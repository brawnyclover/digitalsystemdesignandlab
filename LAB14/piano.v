==> flow/design.v <==
module piano (clk, rst_x, keypad_in, out);
	input clk, rst_x;
	input [11:0] keypad_in;
	output out;
	wire [11:0] c1;
	wire val;
	keypadscan ks(.clk(clk), .rst_x(rst_x), .in(keypad_in), 
		.out(c1), .valid(val));
	piezo pp(.CLK(clk), .rst_x(rst_x), .valid(val), .M(c1), .PIEZO(out));
endmodule
module keypadscan(clk,rst_x,in,out,valid);
  input clk, rst_x;
  input [11:0]in;
  output reg [11:0]out;
  output reg valid;
always@(posedge clk or negedge rst_x) begin
	if(!rst_x) begin	 
		out <= 12'b000000000000;
		valid <= 0;
		end
	else if (in == 0) begin  
		valid <=0;
		out <= in; 
	end
	else begin  
	out <= in;
	valid <=1;
	end
end
endmodule
module piezo(CLK, rst_x, valid, M, PIEZO);
	input CLK, rst_x, valid;
	input[11:0] M;
	output wire PIEZO;
	integer CN_SOUND, LIMIT;
	reg BUFF;
	always@(M)begin 
		case (M)
		12'b000000000001: LIMIT = 1911;  
		12'b000000000010: LIMIT = 1703;  
		12'b000000000100: LIMIT = 1517;  
		12'b000000001000: LIMIT = 1432;  
		12'b000000010000: LIMIT = 1276;  
		12'b000000100000: LIMIT = 1136;  
		12'b000001000000: LIMIT = 1012;  
		12'b000010000000: LIMIT = 956;  
		default:LIMIT = 0;  
		endcase
	end
	always@(posedge CLK or negedge rst_x)begin
		if(!rst_x) begin  
			BUFF <= 0;
			CN_SOUND <= 0;
		end
		else if(valid ==1) begin
			if(CN_SOUND >= LIMIT)begin
				CN_SOUND <= 0 ;  
				BUFF <= ~BUFF;  
			end
			else CN_SOUND <= CN_SOUND + 1;  
		end
		else begin  
			CN_SOUND <= CN_SOUND;
			BUFF <= BUFF;
		end
	end
	assign PIEZO = BUFF;
endmodule	
Step by step through the tools: piano
Tool output for the design above, in the order of the flow.
Lines are those of the file above, counted from 1.
Library cell names are shortened.
{"block": "design", "top_module": "piano", "clock": "clk", "cell_library": "sky130hd", "pvt_corner": "tt_025C_1v80"}

After elaboration
Source: Yosys, flattened and elaborated, memories not mapped. Widths are those after wreduce. Registers that Yosys merges into a memory's read port (data or address) are not register bits. Print and check cells do not count. Equal cells are merged and count once.
{"block": "bits", "inputBits": 14, "word_cells": 20, "ff_bits": 46, "out_inout_bits": 1}
{"block": "classes", "eq_ne": 8, "mux": 3, "cmp": 1, "add_sub_neg": 1, "n_reduce_logical": 2, "n_logic": 1}
{"block": "ops", "operator": "parallel mux 11 bit (select 8 bit)", "n": 1}
{"block": "ops", "operator": ">= comparator 32 x 12 -> 1 bit", "n": 1}
{"block": "ops", "operator": "adder 32 x 2 -> 32 bit (second input constant)", "n": 1}
{"block": "ops", "operator": "two-way mux 32 bit", "n": 1}
{"block": "ops", "operator": "== test 12 x 1 -> 1 bit (second input constant)", "n": 1}
{"block": "ops", "operator": "== test 12 x 2 -> 1 bit (second input constant)", "n": 1}
{"block": "ops", "operator": "== test 12 x 3 -> 1 bit (second input constant)", "n": 1}
{"block": "ops", "operator": "== test 12 x 4 -> 1 bit (second input constant)", "n": 1}
{"block": "ops", "operator": "== test 12 x 5 -> 1 bit (second input constant)", "n": 1}
{"block": "ops", "operator": "== test 12 x 6 -> 1 bit (second input constant)", "n": 1}
{"block": "ops", "operator": "== test 12 x 7 -> 1 bit (second input constant)", "n": 1}
{"block": "ops", "operator": "== test 12 x 8 -> 1 bit (second input constant)", "n": 1}
{"block": "ops", "operator": "logical NOT 12 bit", "n": 1}
{"block": "ops", "operator": "AND reduction 2 bit", "n": 1}
{"block": "ops", "operator": "inverter 1 bit", "n": 1}
{"block": "ops", "operator": "two-way mux 1 bit", "n": 1}

Depth
Depth = most cells in a row (Yosys ltp): at word level without a register or memory, in the mapped netlist without a sequential cell, where the memories' decode and read muxes count.
{"block": "logic_depth", "word_depth": 4, "abc_area": 0, "ltp_mapped": 16}

Netlist
The flow's flattened synthesis, as Yosys stat reports it; memories are mapped. The netlist is that of the ABC_AREA named above (0 if unset); the other value can give another one.
The area totals of this step are shown rounded.
{"block": "mapped", "seqArea_um2": 1200, "mapped_cells": 276, "ffs": 46, "mapped_area_um2": 2600}
{"block": "by_type", "type": "dfrtp_1", "n": 46}
{"block": "by_type", "type": "xor2_1", "n": 24}
{"block": "by_type", "type": "nor2_1", "n": 43}
{"block": "by_type", "type": "ha_1", "n": 12}
{"block": "by_type", "type": "xnor2_1", "n": 12}
{"block": "by_type", "type": "nand3_1", "n": 18}
{"block": "by_type", "type": "nor4_1", "n": 13}
{"block": "by_type", "type": "nand2_1", "n": 18}
{"block": "by_type", "type": "nand4_1", "n": 9}
{"block": "by_type", "type": "nor3_1", "n": 11}
{"block": "by_type", "type": "o21ai_0", "n": 10}
{"block": "by_type", "type": "a21oi_1", "n": 8}
{"block": "by_type", "type": "and4_1", "n": 4}
{"block": "by_type", "type": "clkbuf_1", "n": 8}
{"block": "by_type", "type": "mux2i_1", "n": 3}
{"block": "by_type", "type": "and3_1", "n": 4}
{"block": "by_type", "type": "buf_6", "n": 2}
{"block": "by_type", "type": "inv_1", "n": 5}
Not listed: further types 22, cells in them 26.
The figures by module come from a second, unflattened synthesis with its own total; it is not the netlist above.
{"block": "unflattened", "hier_cells": 273, "hier_area_um2": 2600}
Each row is one instance without its submodules.
{"block": "by_module", "module": "piezo", "cells": 256, "mod_area_um2": 2300, "mod_seq_area_um2": 830, "instances": 1}
{"block": "by_module", "module": "keypadscan", "cells": 17, "mod_area_um2": 350, "mod_seq_area_um2": 330, "instances": 1}
{"block": "by_module", "module": "piano", "cells": 0, "mod_area_um2": 0.0, "mod_seq_area_um2": 0.0, "instances": 1}

Path before layout
OpenSTA on the mapped netlist: ideal clock, no wires. The path of least setup slack (recovery checks aside). Input and output delay are each 20% of the period. Register names are those of the netlist, which keeps one name where synthesis merged equal registers.
{"block": "synth_timing", "path_kind": "reg-to-reg", "start": "register ks.out[9]", "end": "register pp.CN_SOUND[21]", "period_ns": 3.02, "setup_time_ns": 0.119, "path_slack_ns": -0.175, "arrival_ns": 3.076, "launch_ns": 0.000, "path_delay_ns": 3.195, "driving_pins": 15, "synth_period_reached_ns": 3.195}
"path_delay_ns" = arrival - input delay + setup time.
"driving_pins" counts driving pins, that of a launching flip-flop among them; a cell with two outputs on the path counts twice.
"synth_period_reached_ns" = period - worst setup slack (recovery checks aside). The figure is calculated, with input and output delays left at 20% of the set period.
The rows between start and end are the longest chain of elaborated cells between them; the timing report does not say that the signal goes this way. Where chains are equally long, one stands for them.
Each line given opens the expression or statement behind the cell; cells for indexed reads and writes are added by Yosys, which also makes memories of some case tables.
A register here has more assigning lines than the two given.
{"block": "synth_via", "path_cell_list": "dfrtp_1 -> nor4_1 -> nand2_1 -> or2_2 -> nor4_1 -> a311oi_1 -> ha_1 -> nand3_1 -> or3_1 -> nor3_2 -> a21oi_2 -> nor3b_2 -> buf_6 -> buf_6 -> nor2_1", "elab_chain_len": 4, "cone_cells": 11, "cone_lines": 2}
{"block": "synth_lines", "item": "from (decl)", "line_no": 14, "source": "output reg [11:0]out;"}
{"block": "synth_lines", "item": "from (assign)", "line_no": 23, "source": "out <= in;"}
{"block": "synth_lines", "item": "from (assign)", "line_no": 26, "source": "out <= in;"}
{"block": "synth_lines", "item": "== test 12 x 8 -> 1 bit", "line_no": 38, "source": "case (M)"}
{"block": "synth_lines", "item": "parallel mux 11 bit (select 8 bit)", "line_no": 38}
{"block": "synth_lines", "item": ">= comparator 32 x 12 -> 1 bit", "line_no": 56, "source": "if(CN_SOUND >= LIMIT)begin"}
{"block": "synth_lines", "item": "two-way mux 32 bit", "line_no": 56}
{"block": "synth_lines", "item": "to (assign)", "line_no": 57, "source": "CN_SOUND <= 0 ;"}
{"block": "synth_lines", "item": "to (assign)", "line_no": 60, "source": "else CN_SOUND <= CN_SOUND + 1;"}
{"block": "synth_lines", "item": "to (decl)", "line_no": 35, "source": "integer CN_SOUND, LIMIT;"}

Timing after layout
From the final timing report of record 2: the path of least setup slack in the routed layout; clock arrival at registers is part of the times.
{"block": "layout_timing", "path_kind": "reg-to-reg", "start": "register ks.out[9]", "end": "register pp.CN_SOUND[25]", "driving_pins": 15, "path_slack_ns": 1.12, "launch_ns": 0.29, "arrival_ns": 4.01, "period_ns": 4.94, "setup_time_ns": 0.10}
The rows between start and end are the longest chain of elaborated cells between them; the timing report does not say that the signal goes this way. Where chains are equally long, one stands for them.
A register here has more assigning lines than the two given.
{"block": "layout_via", "path_cell_list": "dfrtp_1 -> nor4_1 -> nand2_1 -> or2_2 -> nor4_1 -> a311oi_1 -> ha_1 -> nand3_1 -> or3_1 -> nor3_2 -> a21oi_2 -> nor3b_2 -> buf_6 -> buf_6 -> nor2_1", "elab_chain_len": 4, "cone_cells": 11, "cone_lines": 2}
{"block": "layout_lines", "item": "from (decl)", "line_no": 14, "source": "output reg [11:0]out;"}
{"block": "layout_lines", "item": "from (assign)", "line_no": 23, "source": "out <= in;"}
{"block": "layout_lines", "item": "from (assign)", "line_no": 26, "source": "out <= in;"}
{"block": "layout_lines", "item": "== test 12 x 8 -> 1 bit", "line_no": 38, "source": "case (M)"}
{"block": "layout_lines", "item": "parallel mux 11 bit (select 8 bit)", "line_no": 38}
{"block": "layout_lines", "item": ">= comparator 32 x 12 -> 1 bit", "line_no": 56, "source": "if(CN_SOUND >= LIMIT)begin"}
{"block": "layout_lines", "item": "two-way mux 32 bit", "line_no": 56}
{"block": "layout_lines", "item": "to (assign)", "line_no": 57, "source": "CN_SOUND <= 0 ;"}
{"block": "layout_lines", "item": "to (assign)", "line_no": 60, "source": "else CN_SOUND <= CN_SOUND + 1;"}
{"block": "layout_lines", "item": "to (decl)", "line_no": 35, "source": "integer CN_SOUND, LIMIT;"}

Lab notebook: piano

Settings and measured results of 2 stored flow runs for module piano (sky130hd), not sorted in any way. The constraints put input and output delay at 20% of the set period each and load the outputs with 0.01 pF.
"clock_period_reached_ns" means the clock period less the worst setup slack. The figure is calculated, with input and output delays left at 20% of the set period.
"worstPathTime_ns" is the time allowed to the run's worst setup path (the clock period less input and output delay, where it has them) less its slack. Clock arrival times count: a late capture clock shortens it, a late launch clock lengthens it.
"fin_power_uw" rests on the timing tool's default activity at the inputs, not on a simulated workload.
The results are shown rounded.

{"run": "record 1", "settings": { "period_ns": 3.02, "CORE_UTILIZATION": 52, "PLACE_DENSITY_LB_ADDON": 0.15, "CORE_MARGIN": 6, "CELL_PAD_IN_SITES_DETAIL_PLACEMENT": 2, "ABC_AREA": 1, "GPL_ROUTABILITY_DRIVEN": 0, "CTS_CLUSTER_SIZE": 56, "CTS_CLUSTER_DIAMETER": 209, "CAP_MARGIN": 15, "MIN_ROUTING_LAYER": "met2", "MAX_ROUTING_LAYER": "met4", "SLEW_MARGIN": 20 }, "outcome": "did not finish, placement stopped with DPL-0033"}
{"run": "record 2", "settings": { "period_ns": 4.94, "CORE_UTILIZATION": 34, "PLACE_DENSITY": 0.76, "HOLD_SLACK_MARGIN": 0.06, "ABC_AREA": 0, "GPL_TIMING_DRIVEN": 0, "GPL_ROUTABILITY_DRIVEN": 1, "CTS_CLUSTER_SIZE": 97, "SLEW_MARGIN": 5, "CAP_MARGIN": 20, "CORE_MARGIN": 2 }, "results": { "yosys.chip_area_um2": 2600, "dieArea_um2": 8300, "final_cell_area_um2": 3000, "post_route_util_frac": 0.41, "setup_worst_slack_ns": 1.1, "setupTns_ns": 0.000, "final_hold_ws_ns": 0.47, "fin_power_uw": 680, "clock_period_reached_ns": 3.819, "worstPathTime_ns": 3.82, "worstPathKind": "reg-to-reg" }}
